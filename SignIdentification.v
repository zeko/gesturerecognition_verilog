==> flow/design.v <==
module SignIdentification(thumb_status,
			  index_status,
			  middle_status,
			  ring_status,
			  pinky_status,
			  sign_value,
			  rst,clk);
   input      thumb_status;
   input      index_status;
   input      middle_status;
   input      ring_status;
   input      pinky_status;
   output [3:0] sign_value;
   input 	rst, clk;
   reg 		sign_value;
   reg [4:0] 	finger_db;
   always @(posedge clk) begin
      if(rst) begin
	 sign_value <= 4'b0000;
      end
      else begin
	 finger_db <= {pinky_status, ring_status, middle_status, index_status, thumb_status};
	 case(finger_db)
	   5'b00010 : sign_value <= 1;
	   5'b00110 : sign_value <= 2;
  	   5'b00111 : sign_value <= 3;
	   5'b01111 : sign_value <= 4;
	   5'b11111 : sign_value <= 5;
	   5'b01110 : sign_value <= 6;
	   5'b10110 : sign_value <= 7;
	   5'b11010 : sign_value <= 8;
	   5'b11100 : sign_value <= 9;
	   default : sign_value <= 0;
	 endcase  
      end  
   end  
endmodule  
== Step by step through the tools: SignIdentification ==
What the tools print for SignIdentification, step after step.
Lines are those of the file above, counted from 1.
Operators: Yosys type, input widths -> output width; for muxes data width and select width s.
Library cell names are shortened.
Not given: --

* Design top: SignIdentification
* Clock input: clk
* Standard-cell library: sky130hd
* Corner: tt_025C_1v80

== Word-level counts ==
Source: Yosys, flattened and elaborated, memories not mapped. Widths are those after wreduce; folded enables and synchronous resets count as part of the registers. Registers that Yosys merges into a memory's read port (data or address) are not register bits. Print and check cells do not count. Equal cells are merged and count once.
Memory sizes are those after Yosys's memory passes, which may raise the word count (mostly to a power of two), join words into wider ones and drop unused or constant bits.

* $mul: 0
* Divide/modulo/power cells: 0
* Multiplexer cells: 0
* Shift-type cells: 0
* Eq/ne operators: 0
* Reduce/logical cells: 0
* $add $sub $neg: 0
* Bitwise gates (word level): 0
* $lt $le $gt $ge: 0

* Bits in writable memories: 0
* Elaborated cells: 2
* Memory cells: 1
* Bits of input ports: 7
* Bits in latches: 0
* Word width x clocked read ports: 4
* Memory bits (read-only): 128
* Register bits after elaboration: 5

{| class="wikitable"
|+ Memory list
! memory !! depth !! width !! read ports !! wr ports !! line !! source
|-
| (name not given) || 32 || 4 || 1 || 0 || 23 || <nowiki>case(finger_db)</nowiki>
|}

== Longest topological paths ==
Depth = most cells in a row (Yosys ltp): at word level without a register or memory, in the mapped netlist without a sequential cell, where the memories' decode and read muxes count.

* Depth after elaboration: 0
* ABC_AREA: 1
* Mapped depth: 7

== Mapped cells and area ==
The flow's flattened synthesis, as Yosys stat reports it; memories are mapped. The netlist is that of the ABC_AREA named above (0 if unset); the other value can give another one.

{| class="wikitable"
|+ Cells by type
! cell type !! number !! area in all (um^2)
|-
| edfxtp_1 || 5 || 150.144
|-
| dfxtp_1 || 4 || 80.077
|-
| ha_1 || 3 || 37.536
|-
| nand2_1 || 9 || 33.782
|-
| inv_1 || 7 || 26.275
|-
| nand2_2 || 3 || 18.768
|-
| nand3_1 || 3 || 15.014
|-
| buf_6 || 1 || 11.261
|-
| a21oi_1 || 2 || 10.01
|-
| nand3_2 || 1 || 10.01
|-
| a21oi_2 || 1 || 8.758
|-
| inv_2 || 2 || 7.507
|-
| nor2_1 || 2 || 7.507
|-
| nand4_1 || 1 || 6.256
|-
| o21ai_1 || 1 || 5.005
|}

* Chip area (Yosys): 427.9 um^2
* Buffers: 1
* Mapped cells: 45
* Mapped flip-flops: 9

== Worst setup path after synthesis ==
Path of least setup slack by OpenSTA after synthesis, without wires, with an ideal clock, recovery checks aside; 20% of the period is set as input and as output delay. Where synthesis merged equal registers, the netlist keeps one of their names.

* Path kind: reg2reg
* From: register finger_db[1]
* To: register sign_value[0]
* Setup slack: 342 ps
* Path delay: 1068 ps
* Arrival time: 1002 ps
* Setup time: 66 ps
* Data required time: 1344 ps
* Period: 1410 ps
* Stages: 8
* Synthesis period reached: 1068 ps

"path delay" = arrival - input delay + setup time.
"stages" counts driving pins, that of a launching flip-flop among them; a cell with two outputs on the path counts twice.
"synthesis period reached" is the clock period less the worst setup slack; recovery checks do not enter. This is arithmetic on one report: input and output delays are still those of the set period (20% each).
At most two assigning lines are given for a register; there are more.

* Cells stage by stage: edfxtp_1 > inv_1 > ha_1 > inv_1 > nand3_1 > nand2_1 > nand2_1 > a21oi_2

{| class="wikitable"
|+ RTL lines, path post-synthesis
! item !! line !! source
|-
| from (decl) || 16 || <nowiki>reg [4:0] finger_db;</nowiki>
|-
| from (assign) || 22 || <nowiki>finger_db <= {pinky_status, ring_status, middle_status, index_status, thumb_status};</nowiki>
|-
| to (assign) || 24 || <nowiki>5'b00010 : sign_value <= 1;</nowiki>
|-
| to (assign) || 25 || <nowiki>5'b00110 : sign_value <= 2;</nowiki>
|-
| to (decl) || 13 || <nowiki>output [3:0] sign_value;</nowiki>
|}

Chain of elaborated cells between the ends: none given.

== Worst path after layout ==
From the final timing report of flow run 1: the path of least setup slack in the routed layout; clock arrival at registers is part of the times.
The path's times are printed in steps of 10 ps; the period is the one set.

* Path kind: reg2out
* From: register sign_value[3]
* To: output port sign_value[3]
* Data required time: 2200 ps
* Period: 2750 ps
* Stages: 2
* Setup slack: 1110 ps
* Output delay: 550 ps
* Arrival time: 1090 ps

At most two assigning lines are given for a register; there are more.

* Cells stage by stage: dfxtp_1 > clkdlybuf4s50_1
* Cells in the longest elaborated chain: 0

{| class="wikitable"
|+ RTL lines, path after layout
! item !! line !! source
|-
| from (decl) || 13 || <nowiki>output [3:0] sign_value;</nowiki>
|-
| from (assign) || 24 || <nowiki>5'b00010 : sign_value <= 1;</nowiki>
|-
| from (assign) || 25 || <nowiki>5'b00110 : sign_value <= 2;</nowiki>
|-
| to (decl) || 13 ||
|}

Wiki page: SignIdentification / flow data

Settings and measured results of 2 stored flow runs for module SignIdentification (sky130hd), not sorted in any way. The constraints put input and output delay at 20% of the set period each and load the outputs with 0.01 pF.
"achieved clock period" is the run's clock period less its worst setup slack. It is reckoned from that one timing run; input and output delays stay at 20% of the period that was set.
"worst setup path time" means the part of the period allowed to the worst setup path (the constraints hold back 20% at inputs and 20% at outputs) less its slack; where the path has registers, the arrival times of their clocks count too.
"power": no workload was simulated; the value follows from the tool's default switching activity.
"worst setup path time" is known to 10 ps.

Flow run 1
==> flow/run.sh <==
#!/bin/bash
# the make line also repeats the synthesis and layout settings of config.mk as NAME=value (left out here)
make -C /OpenROAD-flow-scripts/flow DESIGN_CONFIG=/design/flow/config.mk WORK_HOME=/design/flow/orfs CLKGATE_MAP_FILE= finish
==> flow/config.mk <==
export PLATFORM = sky130hd
export DESIGN_NAME = SignIdentification
export DESIGN_NICKNAME = SignIdentification
export VERILOG_FILES = /design/flow/design.v
export SDC_FILE = /design/flow/constraint.sdc
export NUM_CORES = 4
export LEC_CHECK = 0
export ABC_AREA = 1
export CAP_MARGIN = 20
export CORE_MARGIN = 2
export CORE_UTILIZATION = 16
export HOLD_SLACK_MARGIN = 0.26
export PLACE_DENSITY_LB_ADDON = 0.2
export SETUP_SLACK_MARGIN = 0.11
export SLEW_MARGIN = 10
==> flow/constraint.sdc <==
create_clock -name core_clock -period 2.75 [get_ports {clk}]
set_input_delay 0.5500 -clock core_clock [delete_from_list [all_inputs] [get_ports {clk}]]
set_output_delay 0.5500 -clock core_clock [all_outputs]
set_load 0.01 [all_outputs]

==> results of flow run 1 <==
chip area after synthesis (Yosys): 427.9 um^2
die area: 3104.2 um^2
standard-cell area of the final layout: 580.6 um^2
utilization: 0.232
worst setup slack after layout: 1114 ps
total negative slack: 0 ps
worst hold slack: 579 ps
power: 0.0003018 W
achieved clock period: 1636 ps
worst setup path time: 1090 ps
worst setup path kind: reg2out

Flow run 2
==> flow/run.sh <==
#!/bin/bash
# the make line also repeats the synthesis and layout settings of config.mk as NAME=value (left out here)
make -C /OpenROAD-flow-scripts/flow DESIGN_CONFIG=/design/flow/config.mk WORK_HOME=/design/flow/orfs CLKGATE_MAP_FILE= finish
==> flow/config.mk <==
export PLATFORM = sky130hd
export DESIGN_NAME = SignIdentification
export DESIGN_NICKNAME = SignIdentification
export VERILOG_FILES = /design/flow/design.v
export SDC_FILE = /design/flow/constraint.sdc
export NUM_CORES = 4
export LEC_CHECK = 0
export CAP_MARGIN = 20
export CORE_MARGIN = 2
export CORE_UTILIZATION = 40
export SLEW_MARGIN = 20
==> flow/constraint.sdc <==
create_clock -name core_clock -period 1.1 [get_ports {clk}]
set_input_delay 0.2200 -clock core_clock [delete_from_list [all_inputs] [get_ports {clk}]]
set_output_delay 0.2200 -clock core_clock [all_outputs]
set_load 0.01 [all_outputs]

==> results of flow run 2 <==
chip area after synthesis (Yosys): 412.9 um^2
die area: 1305.4 um^2
standard-cell area of the final layout: 636.9 um^2
utilization: 0.671
worst setup slack after layout: -232 ps
total negative slack: -507 ps
worst hold slack: 529 ps
power: 0.0007477 W
achieved clock period: 1332 ps
worst setup path time: 1330 ps
worst setup path kind: reg2reg
