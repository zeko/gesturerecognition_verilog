==> flow/design.v <==
module RGBtoYCbCr(red_ch, green_ch, blue_ch,
		  luma_ch, cb_ch, cr_ch,
		  clk, rst);
   input rst;
   input clk;
   input [7:0] red_ch;
   input [7:0] green_ch;
   input [7:0] blue_ch;
   output [7:0] luma_ch;
   output [7:0] cb_ch;
   output [7:0] cr_ch;
   reg [7:0] luma_ch;
   reg [7:0] cb_ch;
   reg [7:0] cr_ch;
   parameter NC_red = 77;
   parameter NC_blue = 29;
   parameter NC_green = 150;
   always @(posedge clk)
   begin: RGB_to_YCbCr
     if (rst) begin  
      luma_ch <= 0;  
      cb_ch <= 0;
      cr_ch <= 0;
     end
     else begin
      luma_ch <= (NC_red*red_ch) + (NC_green*green_ch) + (NC_blue*blue_ch);
      cb_ch <= 0;
      cr_ch <= 0;
     end
   end  
endmodule  
Tool chain data of RGBtoYCbCr
The steps from the RTL of RGBtoYCbCr to its reports follow in flow order.
Line numbers count from 1 in the design file above.
A cell with - has no value.
Inputs
  design top: RGBtoYCbCr
  clock: clk
  library: sky130hd
  library corner: tt_025C_1v80

Elaborated design
Counts by Yosys on the flattened word-level netlist (proc, flatten, opt, wreduce; memories kept). Register bits leave out memories and registers merged into their read ports (data or address); mux counts leave out enables and synchronous resets folded into registers. Print and check cells are left out. Cells with the same type and inputs are merged into one.
Storage and ports
  flip-flop bits (word level): 8
  bits of input ports: 26
  output and inout bits: 24
  word-level cells: 6
Cells by class
  $add $sub $neg: 2
  multipliers: 3
Operators with widths (count)
  multiplier 7 x 8 -> 7 bit (first input constant): 1
  multiplier 7 x 8 -> 8 bit (first input constant): 1
  multiplier 5 x 8 -> 8 bit (first input constant): 1
  adder 8 bit: 2

Longest topological paths
Yosys ltp: most cells in a row. Word level: on the elaborated netlist, between registers, memories and ports. Mapped: between sequential cells and ports; inverters and the memories' decode and read muxes count.
Depth
  depth after elaboration: 3
  ABC_AREA: 0
  gate-level depth with buffers: 20
  mapped depth without buffers: 20

After synthesis
Source: synth_stat.txt of the flow (Yosys; design flattened, memories mapped). It holds for the ABC_AREA given above (unset counts as 0); a run with the other value may have another netlist.
Cell types
  sky130_fd_sc_hd__ha_1: count 40, area in all 500.48 µm²
  sky130_fd_sc_hd__fa_1: count 24, area in all 480.461 µm²
  sky130_fd_sc_hd__xnor2_1: count 23, area in all 201.443 µm²
  sky130_fd_sc_hd__inv_1: count 44, area in all 165.158 µm²
  sky130_fd_sc_hd__dfxtp_1: count 8, area in all 160.154 µm²
  sky130_fd_sc_hd__buf_4: count 16, area in all 120.115 µm²
  sky130_fd_sc_hd__xor2_1: count 5, area in all 43.792 µm²
  sky130_fd_sc_hd__a21oi_1: count 5, area in all 25.024 µm²
  sky130_fd_sc_hd__nor2b_1: count 4, area in all 25.024 µm²
  sky130_fd_sc_hd__a21o_1: count 3, area in all 22.522 µm²
  sky130_fd_sc_hd__nor2_1: count 6, area in all 22.522 µm²
  sky130_fd_sc_hd__xnor3_1: count 1, area in all 22.522 µm²
  sky130_fd_sc_hd__o21bai_1: count 1, area in all 7.507 µm²
  sky130_fd_sc_hd__conb_1: count 1, area in all 3.754 µm²
Synthesis totals
  cells in the netlist: 181
  synthesis area: 1800.5 µm²
  flip-flop cells: 8

Worst setup path after synthesis
Path of least setup slack by OpenSTA after synthesis, without wires, with an ideal clock, recovery checks aside; 20% of the period is set as input and as output delay. Where synthesis merged equal registers, the netlist keeps one of their names.
Path post-synthesis
  path type: input port to flip-flop
  start: input green_ch[2]
  end: register luma_ch[7]
  period: 11.3 ns
  external input delay: 2.260 ns
  setup time: 0.064 ns
  arrival time: 6.532 ns
  data required time: 11.236 ns
  path slack: 4.704 ns
  path delay: 4.336 ns
  stages on the path: 18
  path buffers: 0
  synthesis period reached: 6.596 ns
"path delay" is the arrival time less input delay plus setup time.
"stages on the path" counts driving pins, that of a launching flip-flop among them; a cell with two outputs on the path counts twice.
"synthesis period reached" is the clock period less the worst setup slack; recovery checks do not enter. This is arithmetic on one report: input and output delays are still those of the set period (20% each).
Between the ends stands the longest chain of elaborated cells between them, by number of cells; it is not shown to be the way that was timed. Of several equally long chains one is given.
A line is the first line of the expression or statement that the cell stems from. Yosys adds cells for indexed reads and writes and turns some case tables into memories.
On the way, post-synthesis
  cells stage by stage: sky130_fd_sc_hd__ha_1 -> sky130_fd_sc_hd__ha_1 -> sky130_fd_sc_hd__inv_1 -> sky130_fd_sc_hd__fa_1 -> sky130_fd_sc_hd__inv_1 -> sky130_fd_sc_hd__ha_1 -> sky130_fd_sc_hd__xor2_1 -> sky130_fd_sc_hd__fa_1 -> sky130_fd_sc_hd__inv_1 -> sky130_fd_sc_hd__ha_1 -> sky130_fd_sc_hd__inv_1 -> sky130_fd_sc_hd__fa_1 -> sky130_fd_sc_hd__inv_1 -> sky130_fd_sc_hd__fa_1 -> sky130_fd_sc_hd__ha_1 -> sky130_fd_sc_hd__a21oi_1 -> sky130_fd_sc_hd__xnor3_1 -> sky130_fd_sc_hd__nor2_1
  length of the longest elaborated chain: 3
RTL lines, path post-synthesis
  from (decl): RTL line 7  | input [7:0] green_ch;
  multiplier 7 x 8 -> 7 bit: RTL line 26  | luma_ch <= (NC_red*red_ch) + (NC_green*green_ch) + (NC_blue*blue_ch);
  adder 8 bit (2 in a row): RTL line 26
  to (assign): RTL line 21  | luma_ch <= 0;
  to (assign): RTL line 26
  to (decl): RTL line 9  | output [7:0] luma_ch;

Timing after layout
Path of least setup slack in the final report of record 1 (OpenROAD, finished layout, wires in). Where an end is a register, its clock arrival counts in the times.
Path post-layout
  path type: input port to flip-flop
  start: input green_ch[2]
  end: register luma_ch[7]
  period: 7.97 ns
  external input delay: 1.59 ns
  setup time: 0.07 ns
  arrival time: 6.62 ns
  data required time: 8.12 ns
  path slack: 1.50 ns
  stages on the path: 21
  path buffers: 1
Between the ends stands the longest chain of elaborated cells between them, by number of cells; it is not shown to be the way that was timed. Of several equally long chains one is given.
On the way, post-layout
  cells stage by stage: sky130_fd_sc_hd__clkdlybuf4s50_1 -> sky130_fd_sc_hd__ha_1 -> sky130_fd_sc_hd__ha_1 -> sky130_fd_sc_hd__inv_1 -> sky130_fd_sc_hd__fa_1 -> sky130_fd_sc_hd__inv_1 -> sky130_fd_sc_hd__ha_1 -> sky130_fd_sc_hd__xor2_1 -> sky130_fd_sc_hd__fa_1 -> sky130_fd_sc_hd__inv_1 -> sky130_fd_sc_hd__ha_1 -> sky130_fd_sc_hd__inv_1 -> sky130_fd_sc_hd__fa_1 -> sky130_fd_sc_hd__inv_1 -> sky130_fd_sc_hd__fa_1 -> sky130_fd_sc_hd__xnor2_1 -> sky130_fd_sc_hd__xnor2_1 -> sky130_fd_sc_hd__xnor2_1 -> sky130_fd_sc_hd__xnor2_1 -> sky130_fd_sc_hd__xnor3_1 -> sky130_fd_sc_hd__nor2_1
  length of the longest elaborated chain: 3
RTL lines, path post-layout
  from (decl): RTL line 7  | input [7:0] green_ch;
  multiplier 7 x 8 -> 7 bit: RTL line 26  | luma_ch <= (NC_red*red_ch) + (NC_green*green_ch) + (NC_blue*blue_ch);
  adder 8 bit (2 in a row): RTL line 26
  to (assign): RTL line 21  | luma_ch <= 0;
  to (assign): RTL line 26
  to (decl): RTL line 9  | output [7:0] luma_ch;

Ticket comment

Below are 2 stored runs of the flow (Yosys, OpenROAD; platform sky130hd) on RGBtoYCbCr, each with its settings and what was measured, unordered. Constraints: input delay and output delay 20% of the set period each, output load 0.01 pF.
"achieved clock period (ns)" = clock period - worst setup slack. The figure is calculated, with input and output delays left at 20% of the set period.
"worst setup path time (ns)" is the time allowed to the run's worst setup path (the clock period less input and output delay, where it has them) less its slack. Clock arrival times count: a late capture clock shortens it, a late launch clock lengthens it.

Flow files of record 1
==> flow/run.sh <==
#!/bin/bash
# the make line also repeats the synthesis and layout settings of config.mk as NAME=value (left out here)
make -C /OpenROAD-flow-scripts/flow DESIGN_CONFIG=/design/flow/config.mk WORK_HOME=/design/flow/orfs CLKGATE_MAP_FILE= finish
==> flow/config.mk <==
export PLATFORM = sky130hd
export DESIGN_NAME = RGBtoYCbCr
export DESIGN_NICKNAME = RGBtoYCbCr
export VERILOG_FILES = /design/flow/design.v
export SDC_FILE = /design/flow/constraint.sdc
export NUM_CORES = 4
export LEC_CHECK = 0
export CAP_MARGIN = 20
export CORE_MARGIN = 9
export CORE_UTILIZATION = 19
export GPL_ROUTABILITY_DRIVEN = 0
export GPL_TIMING_DRIVEN = 1
export MAX_ROUTING_LAYER = met5
export MIN_ROUTING_LAYER = met1
export PLACE_DENSITY = 0.46
export SLEW_MARGIN = 20
export TNS_END_PERCENT = 60
==> flow/constraint.sdc <==
create_clock -name core_clock -period 7.97 [get_ports {clk}]
set_input_delay 1.5940 -clock core_clock [delete_from_list [all_inputs] [get_ports {clk}]]
set_output_delay 1.5940 -clock core_clock [all_outputs]
set_load 0.01 [all_outputs]

report of record 1
yosys chip area after synthesis (um^2): 1800.5
finish__design__die__area: 13304.5
finish__design__instance__utilization: 0.2445
finish__timing__setup__ws: 1.497
finish__timing__setup__tns: 0.000
achieved clock period (ns): 6.473
worst setup path time (ns): 4.88
worst setup path kind: input port to flip-flop

Flow files of record 2
==> flow/run.sh <==
#!/bin/bash
# the make line also repeats the synthesis and layout settings of config.mk as NAME=value (left out here)
make -C /OpenROAD-flow-scripts/flow DESIGN_CONFIG=/design/flow/config.mk WORK_HOME=/design/flow/orfs CLKGATE_MAP_FILE= finish
==> flow/config.mk <==
export PLATFORM = sky130hd
export DESIGN_NAME = RGBtoYCbCr
export DESIGN_NICKNAME = RGBtoYCbCr
export VERILOG_FILES = /design/flow/design.v
export SDC_FILE = /design/flow/constraint.sdc
export NUM_CORES = 4
export LEC_CHECK = 0
export ABC_AREA = 1
export CAP_MARGIN = 20
export CELL_PAD_IN_SITES_DETAIL_PLACEMENT = 0
export CORE_MARGIN = 2
export CORE_UTILIZATION = 32
export CTS_CLUSTER_SIZE = 69
export MAX_ROUTING_LAYER = met5
export MIN_ROUTING_LAYER = met1
export PLACE_DENSITY_LB_ADDON = 0.18
export SETUP_SLACK_MARGIN = -0.65
export SLEW_MARGIN = 30
==> flow/constraint.sdc <==
create_clock -name core_clock -period 7.79 [get_ports {clk}]
set_input_delay 1.5580 -clock core_clock [delete_from_list [all_inputs] [get_ports {clk}]]
set_output_delay 1.5580 -clock core_clock [all_outputs]
set_load 0.01 [all_outputs]

report of record 2
yosys chip area after synthesis (um^2): 2104.5
finish__design__die__area: 7241.2
finish__design__instance__utilization: 0.3935
finish__timing__setup__ws: 1.233
finish__timing__setup__tns: 0.000
achieved clock period (ns): 6.557
worst setup path time (ns): 5.00
worst setup path kind: input port to flip-flop
